==> flow/design.v <==
`timescale 1ns / 1ps
module FSM_Controller(
    input clk_100mhz,
    input game_tick,      
    input reset,
    input start_game_event,
    input p1_submit_event,
    input p2_submit_event,
    input is_game_over,
    input is_ans_correct, 
    output reg o_state_IDLE,
    output reg o_state_WAIT,
    output reg o_state_COUNTDOWN, 
    output reg o_state_WIN,
    output reg o_enable_question_random, 
    output reg [3:0] countdown_val
    );
    localparam S_IDLE=0, S_WAIT=1, S_CHECK=2, S_WIN=3, S_COUNT=4;
    reg [2:0] state, next_state; 
    reg [7:0] delay_timer; 
    localparam DELAY_LIMIT = 90; 
    always @(posedge clk_100mhz) begin
        if (reset) begin 
            state <= S_IDLE; 
            delay_timer <= 0; 
        end
        else begin
            state <= next_state;
            if (state == S_COUNT) begin 
                if (game_tick) delay_timer <= delay_timer + 1; 
            end 
            else delay_timer <= 0;
        end
    end
    always @* begin
        if (delay_timer < 30) countdown_val = 3;      
        else if (delay_timer < 60) countdown_val = 2; 
        else countdown_val = 1;                       
    end
    always @* begin
        next_state = state; 
        o_enable_question_random = 0; 
        case (state)
            S_IDLE: begin
                if (start_game_event) begin 
                    next_state = S_WAIT; 
                    o_enable_question_random = 1; 
                end
            end
            S_WAIT: begin
                if (p1_submit_event || p2_submit_event) next_state = S_CHECK;
            end
            S_CHECK: begin
                if (is_game_over) next_state = S_WIN; 
                else next_state = S_COUNT;
            end
            S_COUNT: begin
                if (delay_timer >= DELAY_LIMIT) begin 
                    next_state = S_WAIT; 
                    o_enable_question_random = 1; 
                end
            end
            S_WIN: begin
                if (reset || start_game_event) next_state = S_IDLE;
            end
            default: next_state = S_IDLE;
        endcase
    end
    always @* begin
        o_state_IDLE      = (state == S_IDLE);
        o_state_WAIT      = (state == S_WAIT);
        o_state_COUNTDOWN = (state == S_COUNT);
        o_state_WIN       = (state == S_WIN);
    end
endmodule
From RTL to reports: FSM_Controller. The steps from the RTL of FSM_Controller to its reports follow in flow order. Lines are those of the file above, counted from 1. Cell names lack the library's common part. Not given: -

Design top: FSM_Controller. Clock port: clk_100mhz. Cell library: sky130hd. Library corner: tt_025C_1v80.

Word level. Yosys after proc, flatten, opt, wreduce and memory -nomap, before mapping. Memory bits, and registers merged into a memory's read port (data or address), are not among the register bits. Print and check cells are not counted. Equal cells are merged and count once.

For add/subtract/negate cells the number is 1. The entry for order comparisons reads 3. Under eq/ne operators stands 8. Under muxes and demuxes stands 11. Under bitwise gates (word level) stands 1. The entry for reduce/logical cells reads 5.

Operators by type and width (count): 3-bit case mux with 5-bit select (1); 3-bit 2-to-1 mux (5); 8-bit by 1-bit adder with 8-bit output with constant B (1); 8-bit by 5-bit less-than comparator with 1-bit output with constant B (1); 8-bit by 6-bit less-than comparator with 1-bit output with constant B (1); 8-bit by 7-bit >= comparator with 1-bit output with constant B (1); 2-bit by 1-bit inequality test with 1-bit output with constant B (3); 3-bit by 2-bit equality test with 1-bit output with constant B (2); 4-bit AND reduction (1); 2-bit 2-to-1 mux (2); 3-bit by 1-bit equality test with 1-bit output with constant B (1); 3-bit equality test with constant B (1); 3-bit zero test (1); 1-bit logical OR (2); 2-bit inequality test with constant B (1); 2-bit OR reduction (1); 1-bit case mux with 2-bit select (1); 1-bit 2-to-1 mux (2); 1-bit inverter (1).

Register bits after elaboration: 11. Input bits: 8. For output and inout bits the number is 9. The figure for elaborated cells is 31.

Depth. Depth = most cells in a row (Yosys ltp): at word level without a register or memory, in the mapped netlist without a sequential cell, where the memories' decode and read muxes count.

The figure for depth in word-level cells is 3. For ABC_AREA the number is 0. For mapped depth the number is 4. The entry for gate-level depth less buffers reads 4.

Synthesis result. Source: synth_stat.txt of the flow (Yosys; design flattened, memories mapped). It holds for the ABC_AREA given above (unset counts as 0); a run with the other value may have another netlist.

Cells by type: dfxtp_1 (count 13, area in all 260.25 um^2); nor2_1 (count 9, area in all 33.782 um^2); xor2_1 (count 3, area in all 26.275 um^2); a21oi_1 (count 5, area in all 25.024 um^2); o21ai_0 (count 5, area in all 25.024 um^2); nand4_1 (count 3, area in all 18.768 um^2); or3_1 (count 3, area in all 18.768 um^2); a211o_1 (count 2, area in all 17.517 um^2); buf_4 (count 2, area in all 15.014 um^2); nor3b_1 (count 2, area in all 15.014 um^2); ha_1 (count 1, area in all 12.512 um^2); nand2b_1 (count 2, area in all 12.512 um^2); nand4_2 (count 1, area in all 12.512 um^2); nor2b_1 (count 2, area in all 12.512 um^2); mux2i_1 (count 1, area in all 10.01 um^2); nand3_1 (count 2, area in all 10.01 um^2); a22o_1 (count 1, area in all 8.758 um^2); xnor2_1 (count 1, area in all 8.758 um^2).

Other cell types: 10; their cells: 11.

Mapped cells: 69. Under chip area (Yosys) stands 604.3 um^2. The entry for sequential area reads 260.2 um^2. The figure for flip-flop cells is 13. Buffers: 4.

Path before layout. OpenSTA on the mapped netlist: ideal clock, no wires. The path of least setup slack (recovery checks aside). Input and output delay are each 20% of the period. Register names are those of the netlist, which keeps one name where synthesis merged equal registers.

Path type: reg2out. From: register delay_timer[2]. To: output port countdown_val[0]. Under clock period stands 1.7 ns. The entry for external output delay reads 0.340 ns. The entry for launch time at the first pin reads 0.000 ns. The figure for data arrival time is 1.002 ns. For data required time the number is 1.360 ns. Under slack stands 0.358 ns. The entry for path delay reads 1.002 ns. Under stages stands 4. The entry for path buffers reads 0. For synthesis period reached the number is 1.342 ns.

"path delay" = arrival - input delay + setup time. At an output port there is no setup time. "stages" counts driving pins, that of a launching flip-flop among them; a cell with two outputs on the path counts twice. "synthesis period reached" is the clock period less the worst setup slack; recovery checks do not enter. This is arithmetic on one report: input and output delays are still those of the set period (20% each). The rows between start and end are the longest chain of elaborated cells between them; the timing report does not say that the signal goes this way. Where chains are equally long, one stands for them. A line is the first line of the expression or statement that the cell stems from. Yosys adds cells for indexed reads and writes and turns some case tables into memories. At most two assigning lines are given for a register; there are more.

Path through: dfxtp_1 -> nand3_1 -> and2_2 -> o21ai_0. For length of the longest elaborated chain the number is 3. The entry for elaborated cells on any way between the ends reads 4. The figure for source lines of those cells is 2. Classes of those cells: 2 x compare; 2 x mux.

RTL lines, path after synthesis: from (decl) (line 20) `reg [7:0] delay_timer;`; from (assign) (line 25) `delay_timer <= 0;`; from (assign) (line 30) `if (game_tick) delay_timer <= delay_timer + 1;`; 8-bit by 6-bit less-than comparator with 1-bit output (line 37) `else if (delay_timer < 60) countdown_val = 2;`; 2-bit 2-to-1 mux (line 37); 2-bit 2-to-1 mux (line 36) `if (delay_timer < 30) countdown_val = 3;`; to (decl) (line 16) `output reg [3:0] countdown_val`.

Worst path after layout. From the final timing report of stored run 1: the path of least setup slack in the routed layout; clock arrival at registers is part of the times.

Path type: reg2out. From: register delay_timer[2]. To: output port o_enable_question_random. Under clock period stands 1.31 ns. The entry for external output delay reads 0.26 ns. The entry for launch time at the first pin reads 0.27 ns. The figure for data arrival time is 1.32 ns. For data required time the number is 1.05 ns. Under slack stands -0.27 ns. Under stages stands 5. The entry for path buffers reads 1.

The rows between start and end are the longest chain of elaborated cells between them; the timing report does not say that the signal goes this way. Where chains are equally long, one stands for them. At most two assigning lines are given for a register; there are more.

Path through: dfxtp_2 -> o211ai_1 -> a21oi_1 -> a22o_1 -> buf_2. For length of the longest elaborated chain the number is 3. The entry for elaborated cells on any way between the ends reads 3. The figure for source lines of those cells is 2. Classes of those cells: 1 x compare; 2 x mux.

RTL lines, path post-layout: from (decl) (line 20) `reg [7:0] delay_timer;`; from (assign) (line 25) `delay_timer <= 0;`; from (assign) (line 30) `if (game_tick) delay_timer <= delay_timer + 1;`; 8-bit by 7-bit >= comparator with 1-bit output (line 58) `if (delay_timer >= DELAY_LIMIT) begin`; 1-bit 2-to-1 mux (line 58); 1-bit case mux with 2-bit select (line 43) `case (state)`; to (decl) (line 15) `output reg o_enable_question_random,`.

# Flow runs of FSM_Controller

Top module FSM_Controller; platform sky130hd; tools Yosys and OpenROAD; 2 stored runs in no particular order. Input and output delays are each 20% of the period that was set; the output load is 0.01 pF. "worst setup path time" means the part of the period allowed to the worst setup path (the constraints hold back 20% at inputs and 20% at outputs) less its slack; where the path has registers, the arrival times of their clocks count too.

Stored run 1 has these settings: period_ns 1.31; SETUP_SLACK_MARGIN 0.0; CAP_MARGIN 20; CORE_MARGIN 2; CORE_UTILIZATION 40; SLEW_MARGIN 20. The worst hold slack in the final report comes to 0.454 ns. The measured die footprint is 1,837.8 um^2. The std-cell area (final layout) stands at 963.4 um^2. The measured worst setup path time is 1.32 ns. Worst setup path kind: reg2out. The measured post-synthesis cell area is 604.3 um^2. For the utilization after routing the run shows 66.3%. The setup slack of the worst path comes to -0.272 ns.

Stored run 2 has these settings: period_ns 1.01; CORE_UTILIZATION 61; CELL_PAD_IN_SITES_GLOBAL_PLACEMENT 2; CELL_PAD_IN_SITES_DETAIL_PLACEMENT 0; ABC_AREA 0; GPL_TIMING_DRIVEN 0; CAP_MARGIN 35; CORE_MARGIN 2; SLEW_MARGIN 20. Outcome: stopped before the end: placement reported GPL-0301.
