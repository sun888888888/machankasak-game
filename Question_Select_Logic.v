==> flow/design.v <==
`timescale 1ns / 1ps
module Question_Select_Logic(
    input clk_100mhz, 
    input reset, 
    input game_tick, 
    input question_enable,
    output reg question_ready, 
    output reg [3:0] correct_ans, 
    output reg [3:0] selected_q_id
    );
    reg [3:0] lfsr = 4'b1011; 
    reg [3:0] q_id;
    always @(posedge clk_100mhz) begin
        if (reset) begin 
            selected_q_id<=4'd0; 
            correct_ans<=4'd0; 
            question_ready<=1'b0; 
            lfsr<=4'b1011; 
        end else begin
            question_ready <= 1'b0;
            lfsr <= {lfsr[2:0], lfsr[3]^lfsr[2]}; 
            if (question_enable) begin 
                q_id <= lfsr % 10;
                selected_q_id <= lfsr % 10; 
                question_ready <= 1'b1; 
                case (lfsr % 10)
                            4'd0: correct_ans<=4'd3; 
                            4'd1: correct_ans<=4'd7; 
                            4'd2: correct_ans<=4'd5; 
                            4'd3: correct_ans<=4'd9; 
                            4'd4: correct_ans<=4'd15;
                            4'd5: correct_ans<=4'd8; 
                            4'd6: correct_ans<=4'd12; 
                            4'd7: correct_ans<=4'd7; 
                            4'd8: correct_ans<=4'd14; 
                            4'd9: correct_ans<=4'd15;
                            default: correct_ans<=4'd0;
                 endcase
            end
        end
    end
endmodule
## From RTL to reports: Question_Select_Logic

What the tools print for Question_Select_Logic, step after step.
Line numbers count from 1 in the design file above.
Operators: Yosys type, input widths -> output width; for muxes data width and select width s.
Cell names lack the library's common part.
A cell with n/a has no value.

- Top: Question_Select_Logic
- Clock port: clk_100mhz
- Standard-cell library: sky130hd
- Library corner: tt_025C_1v80

## Word-level counts

Source: Yosys, flattened and elaborated, memories not mapped. Widths are those after wreduce; folded enables and synchronous resets count as part of the registers. Registers that Yosys merges into a memory's read port (data or address) are not register bits. Print and check cells do not count. Equal cells are merged and count once.
Yosys's memory passes give these memory sizes; they may raise the number of words (mostly to a power of two), join words into wider ones and drop unused or constant bits.

- Reductions and logical operators: 1
- Multiplexer cells: 2
- Bitwise operators: 1
- Div/mod/pow operators: 1

Operator list:

| cell | number |
|---|---|
| $mod 4x4->32 const B | 1 |
| $logic_not 28->1 | 1 |
| $mux 4 | 1 |
| $xor 1x1->1 | 1 |
| $mux 1 | 1 |

- Word-level cells: 10
- Memory cells: 1
- ROM bits: 64
- Input port bits: 4
- Register bits after elaboration: 13
- Output and inout bits: 9

Memory list:

| memory | depth | width | read ports | wr ports | line | source |
|---|---|---|---|---|---|---|
| (name not given) | 16 | 4 | 1 | 0 | 26 | `case (lfsr % 10)` |

## Logic depth

Depth = most cells in a row (Yosys ltp): at word level without a register or memory, in the mapped netlist without a sequential cell, where the memories' decode and read muxes count.

- Depth after elaboration: 3
- ABC_AREA: 0
- Mapped depth: 10
- Depth with buffers taken out: 10

## Synthesis result

Source: synth_stat.txt of the flow (Yosys; design flattened, memories mapped). It holds for the ABC_AREA given above (unset counts as 0); a run with the other value may have another netlist.
Totals and module areas in this step are rounded.

Cells by type:

| cell type | number |
|---|---|
| dfxtp_1 | 13 |
| ha_1 | 8 |
| mux2i_1 | 4 |
| nor2_1 | 10 |
| mux2i_2 | 2 |
| inv_1 | 7 |
| a211oi_1 | 3 |
| a22o_1 | 2 |
| a21oi_4 | 1 |
| o41ai_2 | 1 |
| a21o_1 | 2 |
| a221oi_2 | 1 |
| a311oi_2 | 1 |
| nor2b_1 | 2 |
| or2_2 | 2 |
| a21o_2 | 1 |
| o221ai_1 | 1 |
| o2bb2ai_1 | 1 |

Not listed: further types 11, cells in them 13.

- Flip-flops: 13
- Cell area after synthesis: 734.5 µm²
- Cell count: 75

## Worst setup path after synthesis

Source: OpenSTA report_checks on the synthesized netlist (no wires, ideal clock, input and output delay 20% of the period each), path of least setup slack; recovery checks are left aside. Register names are those of the netlist, which keeps one name where synthesis merged equal registers.

- Kind: reg2reg
- From: register lfsr[3]
- To: register correct_ans[0]
- Delay of the path: 2.308 ns
- Slack: 0.832 ns
- Period: 3.14 ns
- Stages on the path: 9
- Launch time at the first pin: 0.000 ns
- Path buffers: 0
- Arrival: 2.249 ns
- Synthesis period reached: 2.308 ns

"delay of the path" = arrival - input delay + setup time.
"stages on the path": output pins that drive a net of the path, with the launching flip-flop's if there is one; two outputs of one cell count as two.
"synthesis period reached" = period - worst setup slack (recovery checks aside). The figure is calculated, with input and output delays left at 20% of the set period.
Between the ends stands the longest chain of elaborated cells between them, by number of cells; it is not shown to be the way that was timed. Of several equally long chains one is given.
A line is the first line of the expression or statement that the cell stems from. Yosys adds cells for indexed reads and writes and turns some case tables into memories.
The chain passes a memory read, where the word-level depth is cut; so it can be longer than that depth.
A register here has more assigning lines than the two given.

- Cells stage by stage: dfxtp_1 > ha_1 > nor2_1 > mux2i_1 > inv_1 > ha_1 > or3_1 > a311oi_2 > a22o_1
- Length of the longest elaborated chain: 3
- Elaborated cells on any way between the ends: 4
- Those cells by class: div (1); mux (1); reduce/logical (1); memory (1)

RTL lines, path post-synthesis:

| what | line | source |
|---|---|---|
| start, declared | 11 | `reg [3:0] lfsr = 4'b1011;` |
| start, assigned | 18 | `lfsr<=4'b1011;` |
| start, assigned | 21 | `lfsr <= {lfsr[2:0], lfsr[3]^lfsr[2]};` |
| $mod 4x4->32 | 26 | `case (lfsr % 10)` |
| $mem_v2 16x4 | 26 |  |
| $mux 4 | 26 |  |
| end, assigned | 27 | `4'd0: correct_ans<=4'd3;` |
| end, assigned | 28 | `4'd1: correct_ans<=4'd7;` |
| end, declared | 8 | `output reg [3:0] correct_ans,` |

## Timing after layout

Path of least setup slack in the final report of flow run B (OpenROAD, finished layout, wires in). Where an end is a register, its clock arrival counts in the times.

- Kind: reg2reg
- From: register lfsr[2]
- To: register correct_ans[1]
- Path buffers: 0
- Arrival: 2.43 ns
- Stages on the path: 10
- Launch time at the first pin: 0.27 ns
- Period: 2.42 ns
- Slack: 0.20 ns

Between the ends stands the longest chain of elaborated cells between them, by number of cells; it is not shown to be the way that was timed. Of several equally long chains one is given.
The chain passes a memory read, where the word-level depth is cut; so it can be longer than that depth.
A register here has more assigning lines than the two given.

- Cells stage by stage: dfxtp_1 > inv_1 > ha_2 > nor2_1 > mux2i_1 > inv_1 > ha_1 > or3_1 > a311oi_2 > a22o_1
- Length of the longest elaborated chain: 3
- Elaborated cells on any way between the ends: 4
- Those cells by class: div (1); mux (1); reduce/logical (1); memory (1)

RTL lines, path after layout:

| what | line | source |
|---|---|---|
| start, declared | 11 | `reg [3:0] lfsr = 4'b1011;` |
| start, assigned | 18 | `lfsr<=4'b1011;` |
| start, assigned | 21 | `lfsr <= {lfsr[2:0], lfsr[3]^lfsr[2]};` |
| $mod 4x4->32 | 26 | `case (lfsr % 10)` |
| $mem_v2 16x4 | 26 |  |
| $mux 4 | 26 |  |
| end, assigned | 27 | `4'd0: correct_ans<=4'd3;` |
| end, assigned | 28 | `4'd1: correct_ans<=4'd7;` |
| end, declared | 8 | `output reg [3:0] correct_ans,` |

Wiki page: Question_Select_Logic / flow data

Flow measurements of Question_Select_Logic on sky130hd: 2 stored runs with different settings, listed in no order. Input and output delays are each 20% of the period that was set; the output load is 0.01 pF.
The measured numbers are rounded.
Among the settings, n/a means not set for that run.
A result given as n/a is not shown for that run.

| item | flow run A | flow run B |
|---|---|---|
| period_ns | 2.26 | 2.42 |
| CORE_UTILIZATION | 45 | 41 |
| CORE_ASPECT_RATIO | 1.96 | n/a |
| CORE_MARGIN | 2 | 2 |
| ABC_AREA | 1 | n/a |
| CTS_CLUSTER_DIAMETER | 347 | n/a |
| SLEW_MARGIN | 40 | 20 |
| MIN_ROUTING_LAYER | met2 | n/a |
| CAP_MARGIN | 20 | 20 |
| worst hold slack (ns) | n/a | 0.479 |
| setup TNS (ns) | n/a | 0.000 |
| die outline area (µm²) | n/a | 2,146 |
| standard-cell area after routing (µm²) | n/a | 942.2 |
| netlist area reported by Yosys (µm²) | n/a | 734.5 |
| worst setup slack after layout (ns) | n/a | 0.205 |

Flow run A: stopped before the end: floorplanning reported PDN-0185
